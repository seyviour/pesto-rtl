==> flow/design.v <==
module CompUnit #(
    parameter value_width = 16
) (
    input wire clk,
    input wire [2:0] instr,
    input wire [value_width-1:0] A1,
    input wire [value_width-1:0] A2,
    input wire [value_width-1:0] W1,
    input wire [value_width-1:0] W2,
    output reg [value_width-1:0] out1,
    output reg [value_width-1:0] out2
);
localparam clear = 3'b000; 
localparam mult_acc_A1_W1_A2_W2 = 3'b111;
reg [value_width*2-1:0] _mult_result1;
reg [value_width*2-1:0] _mult_result2;
reg [value_width*2-1:0] _sum_result; 
always @(*) begin
    casex (instr) 
        3'b000: begin
            _mult_result1 = 0;
            _mult_result2 = 0;
        end
        3'b111: begin 
            _mult_result1 = A1 * W1;
            _mult_result2 = A2 * W2;
        end
        3'b110: begin
            _mult_result1 = 0;
            _mult_result2 = A2 * W2; 
        end
        3'b101: begin
            _mult_result1 = {16'b0, W1};
            _mult_result2 = {16'b0, W2};
        end
        default: begin
            _mult_result1 = out1;
            _mult_result2 = 0; 
        end 
    endcase
    _sum_result = _mult_result1 + _mult_result2 + (instr[2]? out1: 0); 
end
always @(posedge clk) begin
    out1 <= _sum_result; 
end
endmodule
* From RTL to reports: CompUnit
The steps from the RTL of CompUnit to its reports follow in flow order.
Lines are those of the file above, counted from 1.
Operators carry their Yosys type and port widths (W data, S select, Z words).
Library cell names are shortened.
The mark n/a stands for no value.
- Design top :: CompUnit
- Clock input :: clk
- Library :: sky130hd
- Timing corner :: tt_025C_1v80

* Elaborated design
Source: Yosys, flattened and elaborated, memories not mapped. Widths are those after wreduce; folded enables and synchronous resets count as part of the registers. Registers that Yosys merges into a memory's read port (data or address) are not register bits. Print and check cells do not count. Equal cells are merged and count once.
- Elaborated cells :: 14
- Register bits :: 16
- Input port bits :: 68
- Output and inout bits :: 32
- Add/subtract/negate cells :: 2
- Eq/ne operators :: 3
- Reduce/logical cells :: 3
- Multiply operators :: 2
- Muxes and demuxes :: 3
** Operators with widths (number)
- $mul A16 B16 Y16 :: 2
- $pmux W16 S3 :: 1
- $add A16 B16 Y16 :: 2
- $pmux W16 S2 :: 1
- $mux W16 :: 1
- $eq A3 B3 Y1 const B :: 3
- $reduce_or A2 Y1 :: 2
- $logic_not A3 Y1 :: 1

* Longest topological paths
Longest topological path by Yosys (ltp), each cell counted once; first at word level (registers and memories cut), then after technology mapping (sequential cells cut; the memories' decode and read muxes count).
- Depth after elaboration :: 5
- ABC_AREA :: 1
- Gate-level depth with buffers :: 40
- Mapped depth without buffers :: 38

* After synthesis
The flow's flattened synthesis, as Yosys stat reports it; memories are mapped. The netlist is that of the ABC_AREA named above (0 if unset); the other value can give another one.
The area totals of this step are shown rounded.
- Sequential area :: 320.3 µm²
- Buffers :: 71
- Cell area after synthesis :: 10770 µm²
- Mapped flip-flops :: 16
- Standard cells after synthesis :: 1613
** Cells by type
- fa_1 :: number 176, total area 3.52E+03 µm²
- nand2_1 :: number 509, total area 1.91E+03 µm²
- inv_1 :: number 483, total area 1.81E+03 µm²
- ha_1 :: number 112, total area 1.4E+03 µm²
- nand3_1 :: number 69, total area 345.331 µm²
- dfxtp_1 :: number 16, total area 320.307 µm²
- buf_4 :: number 28, total area 210.202 µm²
- a21oi_1 :: number 34, total area 170.163 µm²
- o21ai_0 :: number 32, total area 160.154 µm²
- xor2_1 :: number 16, total area 140.134 µm²
- clkbuf_1 :: number 32, total area 120.115 µm²
- nor2_1 :: number 25, total area 93.84 µm²
- xnor2_1 :: number 9, total area 78.826 µm²
- buf_2 :: number 9, total area 45.043 µm²
- nor3_1 :: number 9, total area 45.043 µm²
- a31oi_1 :: number 7, total area 43.792 µm²
- nand3b_1 :: number 5, total area 37.536 µm²
- a22o_1 :: number 4, total area 35.034 µm²
Other cell types: 23; their cells: 38.

* Timing after synthesis
OpenSTA on the mapped netlist: ideal clock, no wires. The path of least setup slack (recovery checks aside). Input and output delay are each 20% of the period. Register names are those of the netlist, which keeps one name where synthesis merged equal registers.
- Kind :: input-to-reg
- Start point :: input port W2[1]
- End point :: register out1[15]
- Time at the first pin :: 2.120 ns
- Buffers on the path :: 2
- Path delay :: 6.679 ns
- Input delay :: 2.120 ns
- Data required time :: 10.488 ns
- Period :: 10.6 ns
- Setup slack :: 1.801 ns
- Arrival :: 8.687 ns
- Driving pins on the path :: 36
- Library setup time :: 0.112 ns
- Period reached after synthesis :: 8.799 ns
"path delay" is the arrival time less input delay plus setup time.
"driving pins on the path": output pins that drive a net of the path, with the launching flip-flop's if there is one; two outputs of one cell count as two.
"period reached after synthesis" = period - worst setup slack (recovery checks aside). The figure is calculated, with input and output delays left at 20% of the set period.
The rows between start and end are the longest chain of elaborated cells between them; the timing report does not say that the signal goes this way. Where chains are equally long, one stands for them.
A line is the first line of the expression or statement that the cell stems from. Yosys adds cells for indexed reads and writes and turns some case tables into memories.
- Path through :: buf_2 clkbuf_1 nand2_1 fa_1 fa_1 fa_1 fa_1 inv_1 fa_1 inv_1 fa_1 inv_1 ha_1 nand2_1 a21oi_1 a211oi_1 nand3_1 nand2_1 inv_1 o21ai_0 nand2_1 nand2_1 nand2_1 o21ai_0 fa_1 ha_1 inv_1 nor3_1 a21oi_1 a21o_1 nand2_1 inv_1 nand3_1 nand2_1 nand2_1 nand2_1
- Length of the longest elaborated chain :: 4
- Elaborated cells between the ends (all ways) :: 4
- Those cells by class :: add/sub: 2; mul: 1; mux: 1
** RTL lines, path post-synthesis
- start, declared :: line 9 : input wire [value_width-1:0] W2,
- $mul A16 B16 Y16 :: line 30 : _mult_result2 = A2 * W2;
- $pmux W16 S2 :: line 19 : casex (instr)
- $add A16 B16 Y16 x2 :: line 41 : _sum_result = _mult_result1 + _mult_result2 + (instr[2]? out1: 0);
- end, assigned :: line 44 : out1 <= _sum_result;
- end, declared :: line 10 : output reg [value_width-1:0] out1,

* Path in the finished layout
From the final timing report of flow run A: the path of least setup slack in the routed layout; clock arrival at registers is part of the times.
- Kind :: input-to-reg
- Start point :: input port W2[1]
- End point :: register out1[15]
- Data required time :: 12.35 ns
- Input delay :: 2.44 ns
- Driving pins on the path :: 35
- Buffers on the path :: 1
- Time at the first pin :: 2.44 ns
- Setup slack :: 2.28 ns
- Period :: 12.2 ns
- Library setup time :: 0.10 ns
- Arrival :: 10.06 ns
The rows between start and end are the longest chain of elaborated cells between them; the timing report does not say that the signal goes this way. Where chains are equally long, one stands for them.
- Path through :: clkdlybuf4s50_1 nand2_1 fa_1 fa_1 fa_1 fa_1 inv_1 fa_1 inv_1 fa_1 inv_1 ha_1 nand2_1 a21oi_1 a211oi_1 nand3_1 nand2_1 inv_1 o21ai_0 nand2_1 nand2_1 nand2_1 o21ai_0 fa_1 ha_1 inv_1 nor3_1 a21oi_1 a21o_1 nand2_1 inv_1 nand3_1 nand2_1 nand2_1 nand2_1
- Length of the longest elaborated chain :: 4
- Elaborated cells between the ends (all ways) :: 4
- Those cells by class :: add/sub: 2; mul: 1; mux: 1
** RTL lines, path after layout
- start, declared :: line 9 : input wire [value_width-1:0] W2,
- $mul A16 B16 Y16 :: line 30 : _mult_result2 = A2 * W2;
- $pmux W16 S2 :: line 19 : casex (instr)
- $add A16 B16 Y16 x2 :: line 41 : _sum_result = _mult_result1 + _mult_result2 + (instr[2]? out1: 0);
- end, assigned :: line 44 : out1 <= _sum_result;
- end, declared :: line 10 : output reg [value_width-1:0] out1,

Flow measurements of CompUnit on sky130hd: 2 stored runs with different settings, listed in no order. Input and output delays are each 20% of the period that was set; the output load is 0.01 pF.
"achieved period" means the clock period less the worst setup slack. The figure is calculated, with input and output delays left at 20% of the set period.
"critical setup path time" means the part of the period allowed to the worst setup path (the constraints hold back 20% at inputs and 20% at outputs) less its slack; where the path has registers, the arrival times of their clocks count too.
By "total power after layout" is meant OpenSTA's value without simulated activity: inputs other than the clock are taken to toggle once in ten clock periods, and the tool carries that through the logic.
Results are given in rounded form.

* Flow run A
** Files
==> flow/run.sh <==
#!/bin/bash
# the make line also repeats the synthesis and layout settings of config.mk as NAME=value (left out here)
make -C /OpenROAD-flow-scripts/flow DESIGN_CONFIG=/design/flow/config.mk WORK_HOME=/design/flow/orfs CLKGATE_MAP_FILE= finish
==> flow/config.mk <==
export PLATFORM = sky130hd
export DESIGN_NAME = CompUnit
export DESIGN_NICKNAME = CompUnit
export VERILOG_FILES = /design/flow/design.v
export SDC_FILE = /design/flow/constraint.sdc
export NUM_CORES = 4
export LEC_CHECK = 0
export ABC_AREA = 1
export CAP_MARGIN = 20
export CORE_MARGIN = 10
export CORE_UTILIZATION = 59
export GPL_ROUTABILITY_DRIVEN = 1
export SLEW_MARGIN = 20
export TNS_END_PERCENT = 100
==> flow/constraint.sdc <==
create_clock -name core_clock -period 12.2 [get_ports {clk}]
set_input_delay 2.4400 -clock core_clock [delete_from_list [all_inputs] [get_ports {clk}]]
set_output_delay 2.4400 -clock core_clock [all_outputs]
set_load 0.01 [all_outputs]
** Results
- Chip area after synthesis (Yosys) :: 10770 µm²
- Die size :: 24070 µm²
- Standard-cell area after layout :: 11660 µm²
- Final design utilization :: 64.9 %
- Setup slack of the worst path :: 2.283 ns
- Total negative setup slack :: 0.000 ns
- Worst-case hold slack :: 0.644 ns
- Total power after layout :: 2559 µW
- Achieved period :: 9.917 ns
- Critical setup path time :: 7.48 ns
- Critical path type :: input-to-reg

* Flow run B
** Files
==> flow/run.sh <==
#!/bin/bash
# the make line also repeats the synthesis and layout settings of config.mk as NAME=value (left out here)
make -C /OpenROAD-flow-scripts/flow DESIGN_CONFIG=/design/flow/config.mk WORK_HOME=/design/flow/orfs CLKGATE_MAP_FILE= finish
==> flow/config.mk <==
export PLATFORM = sky130hd
export DESIGN_NAME = CompUnit
export DESIGN_NICKNAME = CompUnit
export VERILOG_FILES = /design/flow/design.v
export SDC_FILE = /design/flow/constraint.sdc
export NUM_CORES = 4
export LEC_CHECK = 0
export ABC_AREA = 0
export CAP_MARGIN = 20
export CORE_MARGIN = 2
export CORE_UTILIZATION = 57
export GPL_TIMING_DRIVEN = 0
export HOLD_SLACK_MARGIN = 0.17
export MAX_ROUTING_LAYER = met4
export SETUP_SLACK_MARGIN = 0.98
export SLEW_MARGIN = 5
export TNS_END_PERCENT = 25
==> flow/constraint.sdc <==
create_clock -name core_clock -period 7.73 [get_ports {clk}]
set_input_delay 1.5460 -clock core_clock [delete_from_list [all_inputs] [get_ports {clk}]]
set_output_delay 1.5460 -clock core_clock [all_outputs]
set_load 0.01 [all_outputs]
** Results
- Chip area after synthesis (Yosys) :: 9889 µm²
- Die size :: 18420 µm²
- Standard-cell area after layout :: 12290 µm²
- Final design utilization :: 71.8 %
- Setup slack of the worst path :: 0.037 ns
- Total negative setup slack :: 0.000 ns
- Worst-case hold slack :: 0.765 ns
- Total power after layout :: 5722 µW
- Achieved period :: 7.693 ns
- Critical setup path time :: 6.15 ns
- Critical path type :: input-to-reg
